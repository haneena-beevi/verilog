==> flow/design.v <==
`timescale 1ns / 1ps
module pwm(input clk,
            output [7:0] led
    );
    reg [8:0]pwm_clk;
    always@(posedge clk)
    begin
    if(pwm_clk<500)
    pwm_clk<=pwm_clk+1;
   else
    pwm_clk<=0;
   end
   assign led[0]=(pwm_clk<=50)?1:0;
   assign led[1]=(pwm_clk<=100)?1:0;
   assign led[2]=(pwm_clk<=150)?1:0;
   assign led[3]=(pwm_clk<=200)?1:0;
   assign led[4]=(pwm_clk<=250)?1:0;
   assign led[5]=(pwm_clk<=300)?1:0;
   assign led[6]=(pwm_clk<=350)?1:0;
   assign led[7]=(pwm_clk<=400)?1:0;
 endmodule
Step by step through the tools: pwm

The steps from the RTL of pwm to its reports follow in flow order.
Lines are those of the file above, counted from 1.
Operators: Yosys type, input widths -> output width; for muxes data width and select width s.
Cell names lack the library's common part.
A cell with -- has no value.

Design top: pwm
Clock: clk
Library: sky130hd
Corner: tt_025C_1v80

After elaboration

Source: Yosys, flattened and elaborated, memories not mapped. Widths are those after wreduce; folded enables and synchronous resets count as part of the registers. Registers that Yosys merges into a memory's read port (data or address) are not register bits. Print and check cells do not count. Equal cells are merged and count once.

Input bits: 1
Output and inout port bits: 8
Register bits after elaboration: 9
Elaborated cells: 19

Add/sub/neg operators: 1
Mux-type cells: 8
Order comparisons: 9

Operators by type and width:

| kind                | number |
| $le 9x8->1 const B  | 3 |
| $le 9x9->1 const B  | 3 |
| $add 9x1->9 const B | 1 |
| $le 9x6->1 const B  | 1 |
| $le 9x7->1 const B  | 1 |
| $lt 9x9->1 const B  | 1 |
| $mux 1              | 8 |

Longest topological paths

Longest topological path by Yosys (ltp), each cell counted once; first at word level (registers and memories cut), then after technology mapping (sequential cells cut; the memories' decode and read muxes count).

Depth after elaboration: 2
ABC_AREA: 0
Gate-level depth with buffers: 4
Depth with buffers taken out: 4

Mapped cells and area

Source: synth_stat.txt of the flow (Yosys; design flattened, memories mapped). It holds for the ABC_AREA given above (unset counts as 0); a run with the other value may have another netlist.
Totals and module areas in this step are rounded.

Buffers: 8
Sequential part of the area: 180 um^2
Cells in the netlist: 78
Flip-flops: 9
Cell area after synthesis: 612 um^2

Cells by type:

| type     | number | total area (um^2) |
| dfxtp_1  | 9      | 180.173 |
| o211ai_1 | 6      | 45.043 |
| o21ai_0  | 8      | 40.038 |
| buf_4    | 4      | 30.029 |
| nand2_1  | 7      | 26.275 |
| nor2_1   | 7      | 26.275 |
| o31ai_1  | 3      | 22.522 |
| a21oi_1  | 4      | 20.019 |
| or3_1    | 3      | 18.768 |
| o311ai_2 | 1      | 16.266 |
| ha_1     | 1      | 12.512 |
| nand4_2  | 1      | 12.512 |
| o41a_1   | 1      | 11.261 |
| nand3_2  | 1      | 10.01 |
| nor3_2   | 1      | 10.01 |
| o211a_1  | 1      | 10.01 |
| a21oi_2  | 1      | 8.758 |
| a311oi_1 | 1      | 8.758 |

Other cell types: 16; their cells: 18.

Worst setup path after synthesis

Source: OpenSTA report_checks on the synthesized netlist (no wires, ideal clock, input and output delay 20% of the period each), path of least setup slack; recovery checks are left aside. Register names are those of the netlist, which keeps one name where synthesis merged equal registers.

Kind: reg2out
Start point: reg pwm_clk[0]
End point: out led[5]
Delay of the path: 1.124 ns
Arrival time: 1.124 ns
Time at the first pin: 0.000 ns
Slack: 0.932 ns
Output delay: 0.514 ns
Period: 2.57 ns
Buffers on the path: 1
Stages on the path: 5
Required time: 2.056 ns
Synthesis period reached: 1.638 ns

"delay of the path" is the arrival time less input delay plus setup time.
At an output port there is no setup time.
"stages on the path" counts driving pins, that of a launching flip-flop among them; a cell with two outputs on the path counts twice.
"synthesis period reached" is the clock period less the worst setup slack; recovery checks do not enter. This is arithmetic on one report: input and output delays are still those of the set period (20% each).
Between the ends stands the longest chain of elaborated cells between them, by number of cells; it is not shown to be the way that was timed. Of several equally long chains one is given.
A line is the first line of the expression or statement that the cell stems from. Yosys adds cells for indexed reads and writes and turns some case tables into memories.

Path through: dfxtp_1 -> buf_2 -> o211a_1 -> o21a_1 -> o31ai_1
Length of the longest elaborated chain: 2
Elaborated cells on any way between the ends: 2
Source lines of those cells: 1
Those cells by class: compare: 1; mux: 1

Ends and longest elaborated chain, post-synthesis:

| what            | line | source |
| start, declared | 5    | `reg [8:0]pwm_clk;` |
| start, assigned | 9    | `pwm_clk<=pwm_clk+1;` |
| start, assigned | 11   | `pwm_clk<=0;` |
| $le 9x9->1      | 18   | `assign led[5]=(pwm_clk<=300)?1:0;` |
| $mux 1          | 18   |  |
| end, declared   | 3    | `output [7:0] led` |

Worst path after layout

From the final timing report of flow run A: the path of least setup slack in the routed layout; clock arrival at registers is part of the times.

Kind: reg2out
Start point: reg pwm_clk[1]
End point: out led[7]
Required time: 0.93 ns
Stages on the path: 4
Time at the first pin: 0.26 ns
Period: 1.16 ns
Arrival time: 1.45 ns
Slack: -0.53 ns
Output delay: 0.23 ns
Buffers on the path: 1

Between the ends stands the longest chain of elaborated cells between them, by number of cells; it is not shown to be the way that was timed. Of several equally long chains one is given.

Path through: dfxtp_4 -> o41a_1 -> o311ai_2 -> buf_2
Length of the longest elaborated chain: 2
Elaborated cells on any way between the ends: 2
Source lines of those cells: 1
Those cells by class: compare: 1; mux: 1

Ends and longest elaborated chain, post-layout:

| what            | line | source |
| start, declared | 5    | `reg [8:0]pwm_clk;` |
| start, assigned | 9    | `pwm_clk<=pwm_clk+1;` |
| start, assigned | 11   | `pwm_clk<=0;` |
| $le 9x9->1      | 20   | `assign led[7]=(pwm_clk<=400)?1:0;` |
| $mux 1          | 20   |  |
| end, declared   | 3    | `output [7:0] led` |

==> results <==
Record of 2 stored runs of the RTL-to-layout flow on pwm, platform sky130hd. The runs are unordered. Constraints: input delay and output delay 20% of the set period each, output load 0.01 pF.
"achieved clock period": clock period set for the run, less the worst setup slack. It is reckoned from that one timing run; input and output delays stay at 20% of the period that was set.
"power consumption" is the tool's figure for a default switching activity; nothing was simulated.
Measured values are rounded.
Settings: -- = not set for that run.
Results: -- = not shown.

| item                                      | flow run A | flow run B |
| period_ns                                 | 1.16       | 1.15       |
| CORE_UTILIZATION                          | 35         | 58         |
| SETUP_SLACK_MARGIN                        | 0.32       | 0.26       |
| PLACE_DENSITY_LB_ADDON                    | 0.04       | 0.16       |
| HOLD_SLACK_MARGIN                         | -0.1       | --         |
| GPL_TIMING_DRIVEN                         | 0          | 1          |
| CAP_MARGIN                                | 35         | 20         |
| CORE_MARGIN                               | 2          | 2          |
| SLEW_MARGIN                               | 20         | 30         |
| CELL_PAD_IN_SITES_GLOBAL_PLACEMENT        | --         | 1          |
| GPL_ROUTABILITY_DRIVEN                    | --         | 1          |
| CTS_CLUSTER_SIZE                          | --         | 29         |
| CTS_CLUSTER_DIAMETER                      | --         | 238        |
| MIN_ROUTING_LAYER                         | --         | met2       |
| MAX_ROUTING_LAYER                         | --         | met5       |
| post-synthesis cell area (um^2)           | 612        | --         |
| overall die area (um^2)                   | 2100       | --         |
| standard-cell area after layout (um^2)    | 1070       | --         |
| utilization in the final report           | 0.636      | --         |
| setup slack of the worst path (ns)        | -0.525     | --         |
| total negative slack on setup checks (ns) | -3.35      | --         |
| worst hold slack in the final report (ns) | 0.540      | --         |
| power consumption (uW)                    | 545        | --         |
| achieved clock period (ns)                | 1.685      | --         |

Flow run B: unfinished; error FLW-0024 in placement
